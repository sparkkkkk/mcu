==> flow/design.v <==
module my_bus_ctrl(
input wire clk,
input wire rst_n,
input wire [9:0]bus_wr_data,
input wire [7:0]bus_wr_addr,
input wire bus_rd_en,
input wire bus_wr_en,
input wire [7:0]bus_rd_addr,
output reg [9:0]bus_rd_data
    );
reg [9:0] bus_memory [0:255];
always@(posedge clk or negedge rst_n) begin
    if(!rst_n)
        bus_rd_data <= #12 10'd0;
    else if(bus_rd_en)
        bus_rd_data <= #12 bus_memory[bus_rd_addr];
    else
        bus_rd_data <= #12 10'd0;
end
always @(posedge clk ) begin
    if(bus_wr_en)
        bus_memory[bus_wr_addr] <= #15 bus_wr_data;
end
endmodule
From RTL to reports: my_bus_ctrl
What the tools print for my_bus_ctrl, step after step.
Lines are those of the file above, counted from 1.
Cell names lack the library's common part.
A cell with - has no value.
Set-up
  design top: my_bus_ctrl
  clock input: clk
  standard-cell library: sky130hd
  corner: tt_025C_1v80

After elaboration
Yosys after proc, flatten, opt, wreduce and memory -nomap, before mapping. Enables and synchronous resets that opt folds into registers are not counted as muxes. Memory bits, and registers merged into a memory's read port (data or address), are not among the register bits. Print and check cells are not counted. Equal cells are merged and count once.
Yosys's memory passes give these memory sizes; they may raise the number of words (mostly to a power of two), join words into wider ones and drop unused or constant bits.
Storage and ports
  register bits after elaboration: 10
  clocked read ports x word width: 0
  input bits: 30
  cells after elaboration: 6
  latch bits: 0
  output and inout bits: 10
  memory bits (read-only): 0
  memory cells: 1
  memory bits (writable): 2560
Cells by class
  equal/unequal tests: 0
  $mul: 0
  reduce/logical cells: 0
  bitwise logic cells: 0
  order comparisons: 0
  shifts and indexed selects: 0
  div/mod/pow operators: 0
  add/subtract/negate cells: 0
  muxes and demuxes: 4
Memories
  bus_memory: words 256, width 10, rd ports 1, write ports 1, RTL line 11  | reg [9:0] bus_memory [0:255];
Operator list (count)
  10-bit 2-to-1 mux: 2
  8-bit 2-to-1 mux: 1
  1-bit 2-to-1 mux: 1

Longest topological paths
Depth = most cells in a row (Yosys ltp): at word level without a register or memory, in the mapped netlist without a sequential cell, where the memories' decode and read muxes count.
Depth
  depth after elaboration: 1
  ABC_AREA: 0
  mapped depth: 13
  gate-level depth less buffers: 7

Netlist
The flow's flattened synthesis, as Yosys stat reports it; memories are mapped. The netlist is that of the ABC_AREA named above (0 if unset); the other value can give another one.
Synthesis totals
  sequential area: 77124.0 um^2
  buffers: 274
  chip area (Yosys): 99808.2 um^2
  mapped flip-flops: 2570
  standard cells after synthesis: 4623
Cells by type (count)
  edfxtp_1: 2560
  mux4_2: 586
  mux2i_1: 248
  nor2_1: 320
  o221ai_1: 95
  buf_6: 45
  clkbuf_1: 109
  o22ai_1: 63
  nand2_1: 83
  a21oi_1: 59
  buf_2: 59
  buf_12: 13
  dfrtp_1: 10
  nand3_1: 45
  o21ai_0: 43
  buf_8: 14
  nor4_1: 21
  nor3_1: 21
Not listed: further types 40, cells in them 229.

Timing after synthesis
Source: OpenSTA report_checks on the synthesized netlist (no wires, ideal clock, input and output delay 20% of the period each), path of least setup slack; recovery checks are left aside. Register names are those of the netlist, which keeps one name where synthesis merged equal registers.
Path post-synthesis
  kind: input to register
  start: in bus_rd_addr[1]
  end: reg bus_rd_data[7]
  period: 3.14 ns
  slack: 0.356 ns
  arrival time: 2.663 ns
  data required time: 3.018 ns
  launch time at the first pin: 0.628 ns
  stages on the path: 9
  external input delay: 0.628 ns
  buffers on the path: 4
  delay of the path: 2.157 ns
  synthesis period reached: 2.784 ns
"delay of the path" = arrival - input delay + setup time.
"stages on the path": output pins that drive a net of the path, with the launching flip-flop's if there is one; two outputs of one cell count as two.
"synthesis period reached" = period - worst setup slack (recovery checks aside). The figure is calculated, with input and output delays left at 20% of the set period.
The rows between start and end are the longest chain of elaborated cells between them; the timing report does not say that the signal goes this way. Where chains are equally long, one stands for them.
Each line given opens the expression or statement behind the cell; cells for indexed reads and writes are added by Yosys, which also makes memories of some case tables.
A memory read counts as a cell of the chain, while the word-level depth stops at memories.
At most two assigning lines are given for a register; there are more.
On the way, post-synthesis
  cells stage by stage: buf_2 buf_4 buf_2 buf_1 mux4_2 mux4_2 nand2_1 nand3_1 a32o_1
  length of the longest elaborated chain: 2
  elaborated cells on any way between the ends: 2
Ends and longest elaborated chain, post-synthesis
  start, declared: RTL line 8  | input wire [7:0]bus_rd_addr,
  memory 256 x 10 bit: RTL line 11  | reg [9:0] bus_memory [0:255];
  10-bit 2-to-1 mux: RTL line 15  | else if(bus_rd_en)
  end, assigned: RTL line 14  | bus_rd_data <= #12 10'd0;
  end, assigned: RTL line 16  | bus_rd_data <= #12 bus_memory[bus_rd_addr];
  end, declared: RTL line 9  | output reg [9:0]bus_rd_data

Worst path after layout
From the final timing report of flow run 1: the path of least setup slack in the routed layout; clock arrival at registers is part of the times.
Path post-layout
  kind: register to register
  start: mem bus_memory[147][6]
  end: reg bus_rd_data[6]
  period: 2.16 ns
  buffers on the path: 1
  data required time: 2.92 ns
  slack: -0.50 ns
  stages on the path: 8
  launch time at the first pin: 0.91 ns
  arrival time: 3.43 ns
The rows between start and end are the longest chain of elaborated cells between them; the timing report does not say that the signal goes this way. Where chains are equally long, one stands for them.
A memory read counts as a cell of the chain, while the word-level depth stops at memories.
At most two assigning lines are given for a register; there are more.
On the way, post-layout
  cells stage by stage: edfxtp_1 mux4_2 a2111oi_1 buf_4 nor2_1 and3_1 nand4_1 o31ai_2
  length of the longest elaborated chain: 2
  elaborated cells on any way between the ends: 2
Ends and longest elaborated chain, post-layout
  start, declared: RTL line 11  | reg [9:0] bus_memory [0:255];
  memory 256 x 10 bit: RTL line 11
  10-bit 2-to-1 mux: RTL line 15  | else if(bus_rd_en)
  end, assigned: RTL line 14  | bus_rd_data <= #12 10'd0;
  end, assigned: RTL line 16  | bus_rd_data <= #12 bus_memory[bus_rd_addr];
  end, declared: RTL line 9  | output reg [9:0]bus_rd_data

Design my_bus_ctrl on sky130hd. What follows are 2 stored runs of the flow, each under its own settings; their order means nothing. The constraints put input and output delay at 20% of the set period each and load the outputs with 0.01 pF.
"achieved clock period (ns)" means the clock period less the worst setup slack. The figure is calculated, with input and output delays left at 20% of the set period.
"worst setup path time (ns)" is the time allowed to the run's worst setup path (the clock period less input and output delay, where it has them) less its slack. Clock arrival times count: a late capture clock shortens it, a late launch clock lengthens it.

Flow files of flow run 1
==> flow/run.sh <==
#!/bin/bash
# the make line also repeats the synthesis and layout settings of config.mk as NAME=value (left out here)
make -C /OpenROAD-flow-scripts/flow DESIGN_CONFIG=/design/flow/config.mk WORK_HOME=/design/flow/orfs CLKGATE_MAP_FILE= finish
==> flow/config.mk <==
export PLATFORM = sky130hd
export DESIGN_NAME = my_bus_ctrl
export DESIGN_NICKNAME = my_bus_ctrl
export VERILOG_FILES = /design/flow/design.v
export SDC_FILE = /design/flow/constraint.sdc
export NUM_CORES = 4
export LEC_CHECK = 0
export CAP_MARGIN = 20
export CORE_MARGIN = 2
export CORE_UTILIZATION = 71
export CTS_CLUSTER_SIZE = 10
export PLACE_DENSITY_LB_ADDON = 0.23
export SETUP_SLACK_MARGIN = -0.13
export SLEW_MARGIN = 20
==> flow/constraint.sdc <==
create_clock -name core_clock -period 2.16 [get_ports {clk}]
set_input_delay 0.4320 -clock core_clock [delete_from_list [all_inputs] [get_ports {clk}]]
set_output_delay 0.4320 -clock core_clock [all_outputs]
set_load 0.01 [all_outputs]

report of flow run 1
yosys chip area after synthesis (um^2): 99808.2
finish__design__die__area: 143592.0
finish__design__instance__utilization: 0.8537
finish__timing__setup__ws: -0.502
finish__timing__setup__tns: -3.400
finish__timing__hold__ws: 0.042
achieved clock period (ns): 2.662
worst setup path time (ns): 2.66
worst setup path kind: register to register

Flow files of flow run 2
==> flow/run.sh <==
#!/bin/bash
# the make line also repeats the synthesis and layout settings of config.mk as NAME=value (left out here)
make -C /OpenROAD-flow-scripts/flow DESIGN_CONFIG=/design/flow/config.mk WORK_HOME=/design/flow/orfs CLKGATE_MAP_FILE= finish
==> flow/config.mk <==
export PLATFORM = sky130hd
export DESIGN_NAME = my_bus_ctrl
export DESIGN_NICKNAME = my_bus_ctrl
export VERILOG_FILES = /design/flow/design.v
export SDC_FILE = /design/flow/constraint.sdc
export NUM_CORES = 4
export LEC_CHECK = 0
export CAP_MARGIN = 20
export CORE_MARGIN = 2
export CORE_UTILIZATION = 40
export SLEW_MARGIN = 20
==> flow/constraint.sdc <==
create_clock -name core_clock -period 5.09 [get_ports {clk}]
set_input_delay 1.0180 -clock core_clock [delete_from_list [all_inputs] [get_ports {clk}]]
set_output_delay 1.0180 -clock core_clock [all_outputs]
set_load 0.01 [all_outputs]

report of flow run 2
yosys chip area after synthesis (um^2): 99808.2
finish__design__die__area: 253532.0
finish__design__instance__utilization: 0.4617
finish__timing__setup__ws: 1.092
finish__timing__setup__tns: 0.000
finish__timing__hold__ws: 0.569
achieved clock period (ns): 3.998
worst setup path time (ns): 2.98
worst setup path kind: input to register
